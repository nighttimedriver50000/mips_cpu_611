==> flow/design.v <==
module VGA_Sync(
   input iCLK, 
   input iRST_N,
   input [9:0] iRed,
   input [9:0] iGreen,
   input [9:0] iBlue,
   output [9:0] px,
   output [9:0] py,
    output reg [9:0] VGA_R,
    output reg [9:0] VGA_G,
    output reg [9:0] VGA_B,
   output reg VGA_H_SYNC,
   output reg VGA_V_SYNC,
   output VGA_SYNC,
   output VGA_BLANK
);
assign	VGA_BLANK	=	VGA_H_SYNC & VGA_V_SYNC;
assign	VGA_SYNC	=	1'b0;
reg [9:0] h_count, v_count;
assign px = h_count;
assign py = v_count;
parameter H_SYNC_TOTAL = 800;
parameter H_PIXELS =     640;
parameter H_SYNC_START = 659;
parameter H_SYNC_WIDTH =  96;
always@(posedge iCLK or negedge iRST_N)
begin
   if(!iRST_N)
   begin
      h_count <= 10'h000;
      VGA_H_SYNC <= 1'b0;
   end
   else
   begin
      if (h_count < H_SYNC_TOTAL-1)
        h_count <= h_count + 1'b1;
      else 
        h_count <= 10'h0000;
      if (h_count >= H_SYNC_START && h_count < H_SYNC_START+H_SYNC_WIDTH) 
        VGA_H_SYNC <= 1'b0;
      else
        VGA_H_SYNC <= 1'b1;
   end
end
parameter V_SYNC_TOTAL = 525;
parameter V_PIXELS     = 480;
parameter V_SYNC_START = 493;
parameter V_SYNC_WIDTH =   2;
parameter H_START = 699;
always @(posedge iCLK or negedge iRST_N)
begin
   if (!iRST_N)
   begin
      v_count <= 10'h0000;
      VGA_V_SYNC <= 1'b0;
   end
   else if (h_count == H_START)
   begin
      if (v_count < V_SYNC_TOTAL-1)
        v_count <= v_count + 1'b1;
      else 
        v_count <= 10'h0000;
      if (v_count >= V_SYNC_START && v_count < V_SYNC_START+V_SYNC_WIDTH)
        VGA_V_SYNC <= 1'b0;
      else
        VGA_V_SYNC <= 1'b1;
   end
end
wire video_h_on = (h_count < H_PIXELS);
wire video_v_on = (v_count < V_PIXELS);
wire video_on   = video_h_on & video_v_on;
always @(posedge iCLK or negedge iRST_N)
	if (!iRST_N)
	begin
		VGA_R <= 10'h000;
		VGA_G <= 10'h000;
		VGA_B <= 10'h000;
	end
	else
	begin
		if (video_on)
		begin
			VGA_R <= iRed;
			VGA_G <= iGreen;
			VGA_B <= iBlue;
		end
		else
		begin
			VGA_R <= 10'h000;
			VGA_G <= 10'h000;
			VGA_B <= 10'h000;
		end
  end
endmodule
# --- From RTL to reports: VGA_Sync ---
# The steps from the RTL of VGA_Sync to its reports follow in flow order.
# Line numbers count from 1 in the design file above.
# Operators carry their Yosys type and port widths (W data, S select, Z words).
setup:
  design: "VGA_Sync"
  clock_port: "iCLK"
  lib: "sky130hd"
  pvt_corner: "tt_025C_1v80"

# --- Word-level counts ---
# Yosys after proc, flatten, opt, wreduce and memory -nomap, before mapping. Enables and synchronous resets that opt folds into registers are not counted as muxes. Memory bits, and registers merged into a memory's read port (data or address), are not among the register bits. Print and check cells are not counted. Equal cells are merged and count once.
classes:
  add_sub_neg: 2
  reduce_and_logical: 2
  eq_ne: 1
  n_mux: 7
  n_logic: 2
  n_cmp: 8
ops:
  columns: ["operator", "n"]
  rows:
  - ["$mux W10", 5]
  - ["$lt A10 B10 Y1 const B", 4]
  - ["$add A10 B1 Y10 const B", 2]
  - ["$lt A10 B9 Y1 const B", 2]
  - ["$ge A10 B10 Y1 const B", 1]
  - ["$eq A10 B10 Y1 const B", 1]
  - ["$ge A10 B9 Y1 const B", 1]
  - ["$and A1 B1 Y1", 2]
  - ["$logic_and A1 B1 Y1", 2]
  - ["$mux W1", 2]
word_totals:
  out_inout_bits: 54
  word_cells: 29
  register_bits: 52
  inputBits: 32

# --- Logic depth ---
# Yosys ltp: most cells in a row. Word level: on the elaborated netlist, between registers, memories and ports. Mapped: between sequential cells and ports; inverters and the memories' decode and read muxes count.
logic_depth:
  word_depth: 3
  ABC_AREA: 0
  depth_mapped: 6
  ltp_nobuf: 6

# --- Mapped cells and area ---
# Yosys stat after the flow's synthesis: flattened, memories mapped to cells. It holds for the ABC_AREA given above (unset counts as 0); a run with the other value may have another netlist.
by_type:
  columns: ["cell", "n", "area_total_um2"]
  rows:
  - ["sky130_fd_sc_hd__dfrtp_1", 52, 1.3E+03]
  - ["sky130_fd_sc_hd__and2_1", 32, 200.192]
  - ["sky130_fd_sc_hd__nor2_1", 21, 78.826]
  - ["sky130_fd_sc_hd__xnor2_1", 8, 70.067]
  - ["sky130_fd_sc_hd__ha_1", 4, 50.048]
  - ["sky130_fd_sc_hd__nand3_1", 10, 50.048]
  - ["sky130_fd_sc_hd__nor3_1", 6, 30.029]
  - ["sky130_fd_sc_hd__o21ai_0", 6, 30.029]
  - ["sky130_fd_sc_hd__nand4_1", 4, 25.024]
  - ["sky130_fd_sc_hd__clkbuf_1", 6, 22.522]
  - ["sky130_fd_sc_hd__nand2_1", 6, 22.522]
  - ["sky130_fd_sc_hd__nor4_4", 1, 21.27]
  - ["sky130_fd_sc_hd__a21oi_1", 4, 20.019]
  - ["sky130_fd_sc_hd__mux2i_1", 2, 20.019]
  - ["sky130_fd_sc_hd__nor4_1", 3, 18.768]
  - ["sky130_fd_sc_hd__xor2_1", 2, 17.517]
  - ["sky130_fd_sc_hd__o31ai_1", 2, 15.014]
  - ["sky130_fd_sc_hd__nor4_2", 1, 12.512]
# Not listed: further types 16, cells in them 19.
mapped:
  yosys_area_um2: 2134.5
  seqArea_um2: 1301.2
  mapped_cells: 189
  ffs: 52
  buffers: 9

# --- Path before layout ---
# OpenSTA on the mapped netlist: ideal clock, no wires. The path of least setup slack (recovery checks aside). Input and output delay are each 20% of the period. Register names are those of the netlist, which keeps one name where synthesis merged equal registers.
synth_path:
  kind: "register to register"
  start: "register h_count[0]"
  end: "register v_count[7]"
  setup_ns: 0.139
  tclk_ns: 2.15
  t_arrival_ns: 1.923
  path_delay_ns: 2.062
  path_buffers: 1
  stages: 7
  required_time_ns: 2.011
  launch_ns: 0.000
  path_slack_ns: 0.088
  synth_period_reached_ns: 2.062
# "path_delay_ns" = arrival - input delay + setup time.
# "stages" counts driving pins, that of a launching flip-flop among them; a cell with two outputs on the path counts twice.
# "synth_period_reached_ns" = period - worst setup slack (recovery checks aside). The figure is calculated, with input and output delays left at 20% of the set period.
# The rows between start and end are the longest chain of elaborated cells between them; the timing report does not say that the signal goes this way. Where chains are equally long, one stands for them.
# Each line given opens the expression or statement behind the cell; cells for indexed reads and writes are added by Yosys, which also makes memories of some case tables.
# At most two assigning lines are given for a register; there are more.
synth_between:
  cell_sequence: "sky130_fd_sc_hd__dfrtp_1 -> sky130_fd_sc_hd__ha_1 -> sky130_fd_sc_hd__or3b_1 -> sky130_fd_sc_hd__buf_2 -> sky130_fd_sc_hd__or3_4 -> sky130_fd_sc_hd__nor2_1 -> sky130_fd_sc_hd__nor3_1"
  elab_chain_len: 1
  cone_cells: 1
  lines_between: 1
  classes_between: "1 x eq/ne"
synth_lines:
  columns: ["element", "line", "rtl"]
  rows:
  - ["start: declaration", 19, "reg [9:0] h_count, v_count;"]
  - ["start: assignment", 30, "h_count <= 10'h000;"]
  - ["start: assignment", 36, "h_count <= h_count + 1'b1;"]
  - ["$eq A10 B10 Y1", 57, "else if (h_count == H_START)"]
  - ["end: assignment", 54, "v_count <= 10'h0000;"]
  - ["end: assignment", 60, "v_count <= v_count + 1'b1;"]
  - ["end: declaration", 19, null]

# --- Worst path after layout ---
# From the final timing report of run 1: the path of least setup slack in the routed layout; clock arrival at registers is part of the times.
layout_path:
  kind: "register to register"
  start: "register h_count[0]"
  end: "register v_count[7]"
  tclk_ns: 2.61
  setup_ns: 0.13
  t_arrival_ns: 2.45
  path_buffers: 0
  required_time_ns: 2.79
  launch_ns: 0.31
  stages: 6
  path_slack_ns: 0.33
# The rows between start and end are the longest chain of elaborated cells between them; the timing report does not say that the signal goes this way. Where chains are equally long, one stands for them.
# At most two assigning lines are given for a register; there are more.
layout_between:
  cell_sequence: "sky130_fd_sc_hd__dfrtp_1 -> sky130_fd_sc_hd__ha_1 -> sky130_fd_sc_hd__or3b_1 -> sky130_fd_sc_hd__or3_4 -> sky130_fd_sc_hd__nor2_1 -> sky130_fd_sc_hd__nor3_1"
  elab_chain_len: 1
  cone_cells: 1
  lines_between: 1
  classes_between: "1 x eq/ne"
layout_lines:
  columns: ["element", "line", "rtl"]
  rows:
  - ["start: declaration", 19, "reg [9:0] h_count, v_count;"]
  - ["start: assignment", 30, "h_count <= 10'h000;"]
  - ["start: assignment", 36, "h_count <= h_count + 1'b1;"]
  - ["$eq A10 B10 Y1", 57, "else if (h_count == H_START)"]
  - ["end: assignment", 54, "v_count <= 10'h0000;"]
  - ["end: assignment", 60, "v_count <= v_count + 1'b1;"]
  - ["end: declaration", 19, null]

Wiki page: VGA_Sync / flow data

Settings and measured results of 2 stored flow runs for module VGA_Sync (sky130hd), not sorted in any way. The constraints put input and output delay at 20% of the set period each and load the outputs with 0.01 pF.
"achieved_period_ns" is the run's clock period less its worst setup slack. It is reckoned from that one timing run; input and output delays stay at 20% of the period that was set.
By "worst_path_ns" is meant the share of the clock period that the worst setup path is allowed (20% is reserved at inputs, 20% at outputs), minus its slack. Clock arrival times at its registers enter into it.

--- run 1 ---
==> flow/run.sh <==
#!/bin/bash
# the make line also repeats the synthesis and layout settings of config.mk as NAME=value (left out here)
make -C /OpenROAD-flow-scripts/flow DESIGN_CONFIG=/design/flow/config.mk WORK_HOME=/design/flow/orfs CLKGATE_MAP_FILE= finish
==> flow/config.mk <==
export PLATFORM = sky130hd
export DESIGN_NAME = VGA_Sync
export DESIGN_NICKNAME = VGA_Sync
export VERILOG_FILES = /design/flow/design.v
export SDC_FILE = /design/flow/constraint.sdc
export NUM_CORES = 4
export LEC_CHECK = 0
export CAP_MARGIN = 20
export CORE_MARGIN = 2
export CORE_UTILIZATION = 40
export SETUP_SLACK_MARGIN = -0.08
export SLEW_MARGIN = 20
==> flow/constraint.sdc <==
create_clock -name core_clock -period 2.61 [get_ports {iCLK}]
set_input_delay 0.5220 -clock core_clock [delete_from_list [all_inputs] [get_ports {iCLK}]]
set_output_delay 0.5220 -clock core_clock [all_outputs]
set_load 0.01 [all_outputs]

==> results, as YAML <==
results:
  achieved_period_ns: 2.276
  tns_ns: 0.000
  worst_path_ns: 2.28
  critical_path_type: "register to register"
  finalUtil_pct: 62.3
  synthArea_um2: 2134.5
  setup_worst_slack_ns: 0.334
  final_die_area_um2: 5936.7

--- run 2 ---
==> flow/run.sh <==
#!/bin/bash
# the make line also repeats the synthesis and layout settings of config.mk as NAME=value (left out here)
make -C /OpenROAD-flow-scripts/flow DESIGN_CONFIG=/design/flow/config.mk WORK_HOME=/design/flow/orfs CLKGATE_MAP_FILE= finish
==> flow/config.mk <==
export PLATFORM = sky130hd
export DESIGN_NAME = VGA_Sync
export DESIGN_NICKNAME = VGA_Sync
export VERILOG_FILES = /design/flow/design.v
export SDC_FILE = /design/flow/constraint.sdc
export NUM_CORES = 4
export LEC_CHECK = 0
export ABC_AREA = 1
export CAP_MARGIN = 10
export CORE_ASPECT_RATIO = 0.96
export CORE_MARGIN = 2
export CORE_UTILIZATION = 70
export CTS_CLUSTER_DIAMETER = 76
export CTS_CLUSTER_SIZE = 22
export HOLD_SLACK_MARGIN = 0.18
export SETUP_SLACK_MARGIN = 0.19
export SLEW_MARGIN = 15
export TNS_END_PERCENT = 70
==> flow/constraint.sdc <==
create_clock -name core_clock -period 2.09 [get_ports {iCLK}]
set_input_delay 0.4180 -clock core_clock [delete_from_list [all_inputs] [get_ports {iCLK}]]
set_output_delay 0.4180 -clock core_clock [all_outputs]
set_load 0.01 [all_outputs]

==> results, as YAML <==
outcome: "no final report: placement broke off with GPL-0301"
